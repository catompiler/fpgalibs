==> flow/design.v <==
module spi_master_baud_gen
    #(parameter PSC=1)
    (input wire i_clk,
     input wire i_rst,
     output wire o_udf,
     output wire o_ovf,
     output wire o_udf_div2,
     output wire o_ovf_div2,
     output wire o_period);
    localparam PSC_TOP = PSC;
    localparam BITS = $clog2(PSC_TOP+1);
    reg[BITS-1:0] count;
    wire count_is_zero = count == 0;
    wire count_is_top = count == PSC_TOP;
    reg period;
    assign o_period = period;
    initial begin
        count = 'd0;
        period = 'd0;
    end
    assign o_udf = i_rst & count_is_zero;
    assign o_ovf = i_rst & count_is_top;
    assign o_udf_div2 = i_rst & count_is_zero & !period;
    assign o_ovf_div2 = i_rst & count_is_top & period;
    always @(posedge i_clk or negedge i_rst) begin
        if(!i_rst) begin
            count <= #1 'd0;
        end else begin
            if(count_is_top) begin
                count <= #1 'd0;
            end else begin
                count <= #1 count + 'd1;
            end
        end
    end
    always @(posedge i_clk or negedge i_rst) begin
        if(!i_rst) begin
            period <= #1 'd0;
        end else begin
            if(count_is_top) begin
                period <= #1 !period;
            end else begin
                period <= #1 period;
            end
        end
    end
endmodule
module spi_master_sck_gen
    #(parameter CPOL = 0,
      parameter CPHA = 0)
    (input wire i_period,
     input wire i_xfer,
     output wire o_sck);
localparam mode = {CPOL[0], CPHA[0]};
generate
if(mode == 0) begin
    assign o_sck = i_period & i_xfer;
end else if(mode == 1) begin
    assign o_sck = ~i_period & i_xfer;
end else if(mode == 2) begin
    assign o_sck = ~i_period | ~i_xfer;
end else begin
    assign o_sck = i_period | ~i_xfer;
end
endgenerate
endmodule
module spi_master
    #(parameter PSC=0,
      parameter BITS=8,
      parameter CPOL=0,
      parameter CPHA=0,
      parameter BEG_TICKS=0,
      parameter END_TICKS=0)
    (input wire i_clk,
     input wire i_rst,
     input wire[BITS-1:0] i_data,
     input wire i_stb,
     output wire o_empty,
     output wire o_busy,
     output wire[BITS-1:0] o_data,
     output wire o_stb,
     input wire i_miso,
     output wire o_mosi,
     output wire o_sck,
     output wire o_cs);
localparam STATE_BITS = 2;
localparam[STATE_BITS-1:0] STATE_IDLE = 'd0;
localparam[STATE_BITS-1:0] STATE_BWAIT = 'd1;
localparam[STATE_BITS-1:0] STATE_XFER = 'd2;
localparam[STATE_BITS-1:0] STATE_EWAIT = 'd3;
reg[STATE_BITS-1:0] state;
reg[STATE_BITS-1:0] next_state;
localparam CNT_BWAIT_BITS = $clog2(BEG_TICKS+1);
localparam CNT_BWAIT_TOP = BEG_TICKS;
reg[CNT_BWAIT_BITS-1:0] bwait_count;
wire bwait_end = bwait_count == CNT_BWAIT_TOP;
localparam CNT_EWAIT_BITS = $clog2(END_TICKS+1);
localparam CNT_EWAIT_TOP = END_TICKS;
reg[CNT_EWAIT_BITS-1:0] ewait_count;
wire ewait_end = ewait_count == CNT_EWAIT_TOP;
wire xfer_restart = data_xmit_valid & (state == STATE_EWAIT);
localparam CNT_BITS = $clog2(BITS+1);
localparam CNT_BITS_TOP = BITS - 1;
reg[CNT_BITS-1:0] bit_count;
wire xfer_first_bit = bit_count == 'd0;
wire xfer_last_bit = bit_count == CNT_BITS_TOP;
wire last_bit_clk = bit_clk & xfer_last_bit;
wire xfer = state == STATE_XFER;
wire running = state != STATE_IDLE;
reg[BITS-1:0] data_xmit;
reg data_xmit_valid;
reg[BITS-1:0] data_shift;
reg[BITS-1:0] data_recv;
reg data_recv_valid;
assign o_data = data_recv;
assign o_mosi = data_shift[BITS-1];
assign o_cs = ~running;
assign o_busy = running;
assign o_empty = ~data_xmit_valid;
assign o_stb = data_recv_valid;
wire front_clk;
wire bit_clk;
wire period_clk;
initial begin
    state = STATE_IDLE;
    next_state = STATE_IDLE;
    bwait_count <= 'd0;
    ewait_count <= 'd0;
    bit_count <= 'd0;
    data_xmit <= 'd0;
    data_xmit_valid <= 'd0;
    data_shift <= 'd0;
    data_recv <= 'd0;
    data_recv_valid <= 'd0;
end
spi_master_baud_gen #(PSC) bg(.i_clk(i_clk), .i_rst(running & i_rst & ~xfer_restart),
                       .o_udf(front_clk), .o_ovf(),
                       .o_udf_div2(), .o_ovf_div2(bit_clk),
                       .o_period(period_clk));
spi_master_sck_gen #(CPOL, CPHA) sg (.i_period(period_clk), .i_xfer(xfer), .o_sck(o_sck));
always @(posedge i_clk or negedge i_rst) begin
    if(!i_rst) begin
        state <= #1 STATE_IDLE;
    end else begin
        state <= #1 next_state;
    end
end
always @(*) begin
    case(state)
    STATE_IDLE: begin
        if(i_stb) begin
            if(bwait_end) begin
                next_state = STATE_XFER;
            end else begin
                next_state = STATE_BWAIT;
            end
        end else begin
            next_state = STATE_IDLE;
        end
    end
    STATE_BWAIT: begin
        if(bwait_end) begin
            next_state = STATE_XFER;
        end else begin
            next_state = STATE_BWAIT;
        end
    end
    STATE_XFER: begin
        if(last_bit_clk & ~data_xmit_valid) begin
            if(ewait_end) begin
                next_state = STATE_IDLE;
            end else begin
                next_state = STATE_EWAIT;
            end
        end else begin
            next_state = STATE_XFER;
        end
    end
    STATE_EWAIT: begin
        if(data_xmit_valid) begin
            next_state = STATE_XFER;
        end else begin
            if(ewait_end) begin
                next_state = STATE_IDLE;
            end else begin
                next_state = STATE_EWAIT;
            end
        end
    end
    default: begin
        next_state = STATE_IDLE;
    end
    endcase
end
always @(posedge i_clk or negedge i_rst) begin
    if(!i_rst) begin
        bwait_count <= #1 'd0;
    end else begin
        case(state)
        default: begin
            bwait_count <= #1 'd0;
        end
        STATE_BWAIT: begin
            if(bit_clk) begin
                if(bwait_end) begin
                    bwait_count <= #1 'd0;
                end else begin
                    bwait_count <= #1 bwait_count + 'd1;
                end
            end else begin
                bwait_count <= #1 bwait_count;
            end
        end
        endcase
    end
end
always @(posedge i_clk or negedge i_rst) begin
    if(!i_rst) begin
        ewait_count <= #1 'd0;
    end else begin
        case(state)
        default: begin
            ewait_count <= #1 'd0;
        end
        STATE_EWAIT: begin
            if(bit_clk) begin
                if(ewait_end) begin
                    ewait_count <= #1 'd0;
                end else begin
                    ewait_count <= #1 ewait_count + 'd1;
                end
            end else begin
                ewait_count <= #1 ewait_count;
            end
        end
        endcase
    end
end
always @(posedge i_clk or negedge i_rst) begin
    if(!i_rst) begin
        bit_count <= #1 'd0;
    end else begin
        case(state)
        default: begin
            bit_count <= #1 'd0;
        end
        STATE_XFER: begin
            if(bit_clk) begin
                if(xfer_last_bit) begin
                    bit_count <= #1 'd0;
                end else begin
                    bit_count <= #1 bit_count + 'd1;
                end
            end else begin
                bit_count <= #1 bit_count;
            end
        end
        endcase
    end
end
always @(posedge i_clk or negedge i_rst) begin
    if(!i_rst) begin
        data_shift <= 'd0;
    end else begin
        case(state)
        default: begin
            data_shift <= #1 data_shift;
        end
        STATE_IDLE: begin
            if(i_stb) begin
                data_shift <= #1 i_data;
            end else begin
                data_shift <= #1 data_shift;
            end
        end
        STATE_XFER: begin
            if(bit_clk) begin
                if(xfer_last_bit & data_xmit_valid) begin
                    data_shift <= #1 data_xmit;
                end else begin
                    data_shift <= #1 {data_shift[BITS-2:0], i_miso};
                end
            end else begin
                data_shift <= #1 data_shift;
            end
        end
        STATE_EWAIT: begin
            if(data_xmit_valid) begin
                data_shift <= #1 data_xmit;
            end else begin
                data_shift <= #1 data_shift;
            end
        end
        endcase
    end
end
always @(posedge i_clk or negedge i_rst) begin
    if(!i_rst) begin
        data_xmit <= #1 'd0;
    end else begin
        case(state)
        STATE_IDLE: begin
            data_xmit <= #1 data_xmit;
        end
        default: begin
            if(i_stb) begin
                data_xmit <= #1 i_data;
            end else begin
                data_xmit <= #1 data_xmit;
            end
        end
        endcase
    end
end
always @(posedge i_clk or negedge i_rst) begin
    if(!i_rst) begin
        data_xmit_valid <= #1 'd0;
    end else begin
        case(state)
        STATE_IDLE: begin
            data_xmit_valid <= #1 'd0;
        end
        default: begin
            if(i_stb) begin
                data_xmit_valid <= #1 'd1;
            end else if(last_bit_clk) begin
                data_xmit_valid <= #1 'd0;
            end else begin
                data_xmit_valid <= #1 data_xmit_valid;
            end
        end
        STATE_EWAIT: begin
            if(i_stb) begin
                data_xmit_valid <= #1 'd1;
            end else begin
                data_xmit_valid <= #1 'd0;
            end
        end
        endcase
    end
end
always @(posedge i_clk or negedge i_rst) begin
    if(!i_rst) begin
        data_recv <= #1 'd0;
    end else begin
        case(state)
        default: begin
            data_recv <= #1 data_recv;
        end
        STATE_XFER: begin
            if(last_bit_clk) begin
                data_recv <= #1 {data_shift[BITS-2:0], i_miso};
            end else begin
                data_recv <= #1 data_recv;
            end
        end
        endcase
    end
end
always @(posedge i_clk or negedge i_rst) begin
    if(!i_rst) begin
        data_recv_valid <= #1 'd0;
    end else begin
        case(state)
        default: begin
            data_recv_valid <= #1 'd0;
        end
        STATE_XFER: begin
            if(last_bit_clk) begin
                data_recv_valid <= #1 'd1;
            end else begin
                data_recv_valid <= #1 'd0;
            end
        end
        endcase
    end
end
endmodule
* From RTL to reports: spi_master
What the tools print for spi_master, step after step. Line numbers count from 1 in the design file above. Operators: Yosys type, input widths -> output width; for muxes data width and select width s. Cell names lack the library's common part. A cell with n/a has no value.
Inputs: design top spi_master, clock port i_clk, cell library sky130hd, corner tt_025C_1v80

* Word-level counts
Source: Yosys, flattened and elaborated, memories not mapped. Widths are those after wreduce. Registers that Yosys merges into a memory's read port (data or address) are not register bits. Print and check cells do not count. Equal cells are merged and count once.
Word-level totals: elaborated cells 75, flip-flop bits (word level) 39, input bits 12
Cells by class: equal/unequal tests 9, muxes and demuxes 27, add/sub/neg operators 4, bitwise logic cells 13, reduce/logical cells 11
Operators by type and width (number):
- $mux 8 | 4
- $pmux 8 s3 | 1
- $mux 2 | 12
- $mux 4 | 3
- $and 1x1->1 | 9
- $logic_not 2->1 | 4
- $pmux 2 s4 | 1
- $add 2x1->2 const B | 3
- $ne 2x1->1 const B | 3
- $mux 1 | 5
- $not 1->1 | 4
- $eq 2x2->1 const B | 2
- $ne 2x2->1 const B | 2
- $reduce_and 2->1 | 2
- $add 4x1->4 const B | 1
- $eq 4x3->1 const B | 1
- $reduce_and 4->1 | 1
- $reduce_bool 4->1 | 1
- $reduce_bool 3->1 | 1
- $eq 2x1->1 const B | 1
- $reduce_bool 2->1 | 1
- $pmux 1 s2 | 1
- $logic_not 1->1 | 1

* Logic depth
Depth = most cells in a row (Yosys ltp): at word level without a register or memory, in the mapped netlist without a sequential cell, where the memories' decode and read muxes count.
Logic depth: depth after elaboration 10, ABC_AREA 1, mapped depth 10, depth with buffers taken out 10

* Synthesis result
Source: synth_stat.txt of the flow (Yosys; design flattened, memories mapped). It holds for the ABC_AREA given above (unset counts as 0); a run with the other value may have another netlist.
Mapped netlist: mapped area 0.0022121 mm², sequential part of the area 0.0009759 mm², flip-flop cells 39, standard cells after synthesis 275, buffers 9
Cell types (number):
- dfrtp_1 | 39
- nand2_1 | 51
- inv_1 | 42
- nor2_1 | 38
- ha_1 | 11
- nand3_1 | 26
- a21oi_1 | 20
- o21ai_2 | 8
- a21boi_0 | 8
- buf_6 | 4
- o21ai_0 | 8
- nand3_4 | 2
- nor2_8 | 1
- nand2_2 | 3
- nand4_1 | 2
- nor2_4 | 1
- buf_2 | 2
- nand3_2 | 1
Not listed: further types 7, cells in them 8.

* Timing after synthesis
Source: OpenSTA report_checks on the synthesized netlist (no wires, ideal clock, input and output delay 20% of the period each), path of least setup slack; recovery checks are left aside. Register names are those of the netlist, which keeps one name where synthesis merged equal registers.
Timing post-synthesis: path kind reg2out, start reg state[0], end out o_sck, launch time at the first pin 0 ps, required time 1944 ps, setup slack 756 ps, stages 7, data arrival time 1188 ps, output delay 486 ps, clock period 2430 ps, path delay 1188 ps, synthesis period reached 1674 ps
"path delay" = arrival - input delay + setup time. A path that ends at an output port has no setup time. "stages" counts driving pins, that of a launching flip-flop among them; a cell with two outputs on the path counts twice. "synthesis period reached" is the clock period less the worst setup slack; recovery checks do not enter. This is arithmetic on one report: input and output delays are still those of the set period (20% each). Between the ends stands the longest chain of elaborated cells between them, by number of cells; it is not shown to be the way that was timed. Of several equally long chains one is given. A line is the first line of the expression or statement that the cell stems from. Yosys adds cells for indexed reads and writes and turns some case tables into memories.
On the way, post-synthesis: cells stage by stage dfrtp_1 -> inv_1 -> ha_1 -> buf_6 -> clkbuf_1 -> nand2_1 -> inv_1, length of the longest elaborated chain 2, elaborated cells on any way between the ends 2, classes of those cells 1 x eq/ne; 1 x logic
RTL lines, path post-synthesis:
- start: declaration | RTL line 91 | reg[STATE_BITS-1:0] state;
- start: assignment | RTL line 143 | state <= #1 STATE_IDLE;
- start: assignment | RTL line 145 | state <= #1 next_state;
- $eq 2x2->1 | RTL line 108 | wire xfer = state == STATE_XFER;
- $and 1x1->1 | RTL line 57 | assign o_sck = i_period & i_xfer;
- end: declaration | RTL line 84 | output wire o_sck,

* Timing after layout
From the final timing report of run 1: the path of least setup slack in the routed layout; clock arrival at registers is part of the times. The path's times are printed in steps of 10 ps; the period is the one set.
Timing post-layout: path kind reg2out, start reg state[1], end out o_busy, required time 1860 ps, setup slack 30 ps, data arrival time 1840 ps, stages 5, launch time at the first pin 310 ps, clock period 2330 ps, output delay 470 ps
Between the ends stands the longest chain of elaborated cells between them, by number of cells; it is not shown to be the way that was timed. Of several equally long chains one is given.
On the way, post-layout: cells stage by stage dfrtp_1 -> inv_1 -> ha_1 -> inv_2 -> clkdlybuf4s50_1, length of the longest elaborated chain 1, elaborated cells on any way between the ends 1, source lines of those cells 1, classes of those cells 1 x reduce/logical
RTL lines, path post-layout:
- start: declaration | RTL line 91 | reg[STATE_BITS-1:0] state;
- start: assignment | RTL line 143 | state <= #1 STATE_IDLE;
- start: assignment | RTL line 145 | state <= #1 next_state;
- $reduce_bool 2->1 | RTL line 109 | wire running = state != STATE_IDLE;
- end: declaration | RTL line 79 | output wire o_busy,

==> results <==
Measured results for spi_master: 2 stored runs of the Yosys and OpenROAD flow on sky130hd. The settings differ; the order carries no meaning. The constraints put input and output delay at 20% of the set period each and load the outputs with 0.01 pF.
"clock period achieved" means the clock period less the worst setup slack. The figure is calculated, with input and output delays left at 20% of the set period.
By "worst setup path time" is meant the share of the clock period that the worst setup path is allowed (20% is reserved at inputs, 20% at outputs), minus its slack. Clock arrival times at its registers enter into it.
"total power of the final layout": no workload was simulated; the value follows from the tool's default switching activity.
"worst setup path time" is known to 10 ps.

* Run 1 | settings: period_ns 2.33; CORE_UTILIZATION 66; PLACE_DENSITY_LB_ADDON 0.25; CORE_ASPECT_RATIO 0.51; CORE_MARGIN 6; CELL_PAD_IN_SITES_GLOBAL_PLACEMENT 0; ABC_AREA 1; GPL_TIMING_DRIVEN 0; CAP_MARGIN 20; MIN_ROUTING_LAYER met2; SLEW_MARGIN 20 | results: Yosys chip area after synthesis 0.0022121 mm²; die footprint 0.0049646 mm²; standard-cell area of the final layout 0.0027051 mm²; utilization after routing 88.2 %; worst setup slack after layout 27 ps; post-route setup TNS 0 ps; total power of the final layout 2917 µW; clock period achieved 2303 ps; worst setup path time 1840 ps; worst setup path type reg2out
* Run 2 | settings: period_ns 2.33; CORE_UTILIZATION 33; SETUP_SLACK_MARGIN 0.09; PLACE_DENSITY_LB_ADDON 0.13; TNS_END_PERCENT 70; ABC_AREA 1; MIN_ROUTING_LAYER met2; CAP_MARGIN 20; CORE_MARGIN 2; SLEW_MARGIN 20 | results: Yosys chip area after synthesis 0.0022121 mm²; die footprint 0.0073745 mm²; standard-cell area of the final layout 0.0026363 mm²; utilization after routing 41.0 %; worst setup slack after layout 157 ps; post-route setup TNS 0 ps; total power of the final layout 2597 µW; clock period achieved 2173 ps; worst setup path time 1710 ps; worst setup path type reg2out
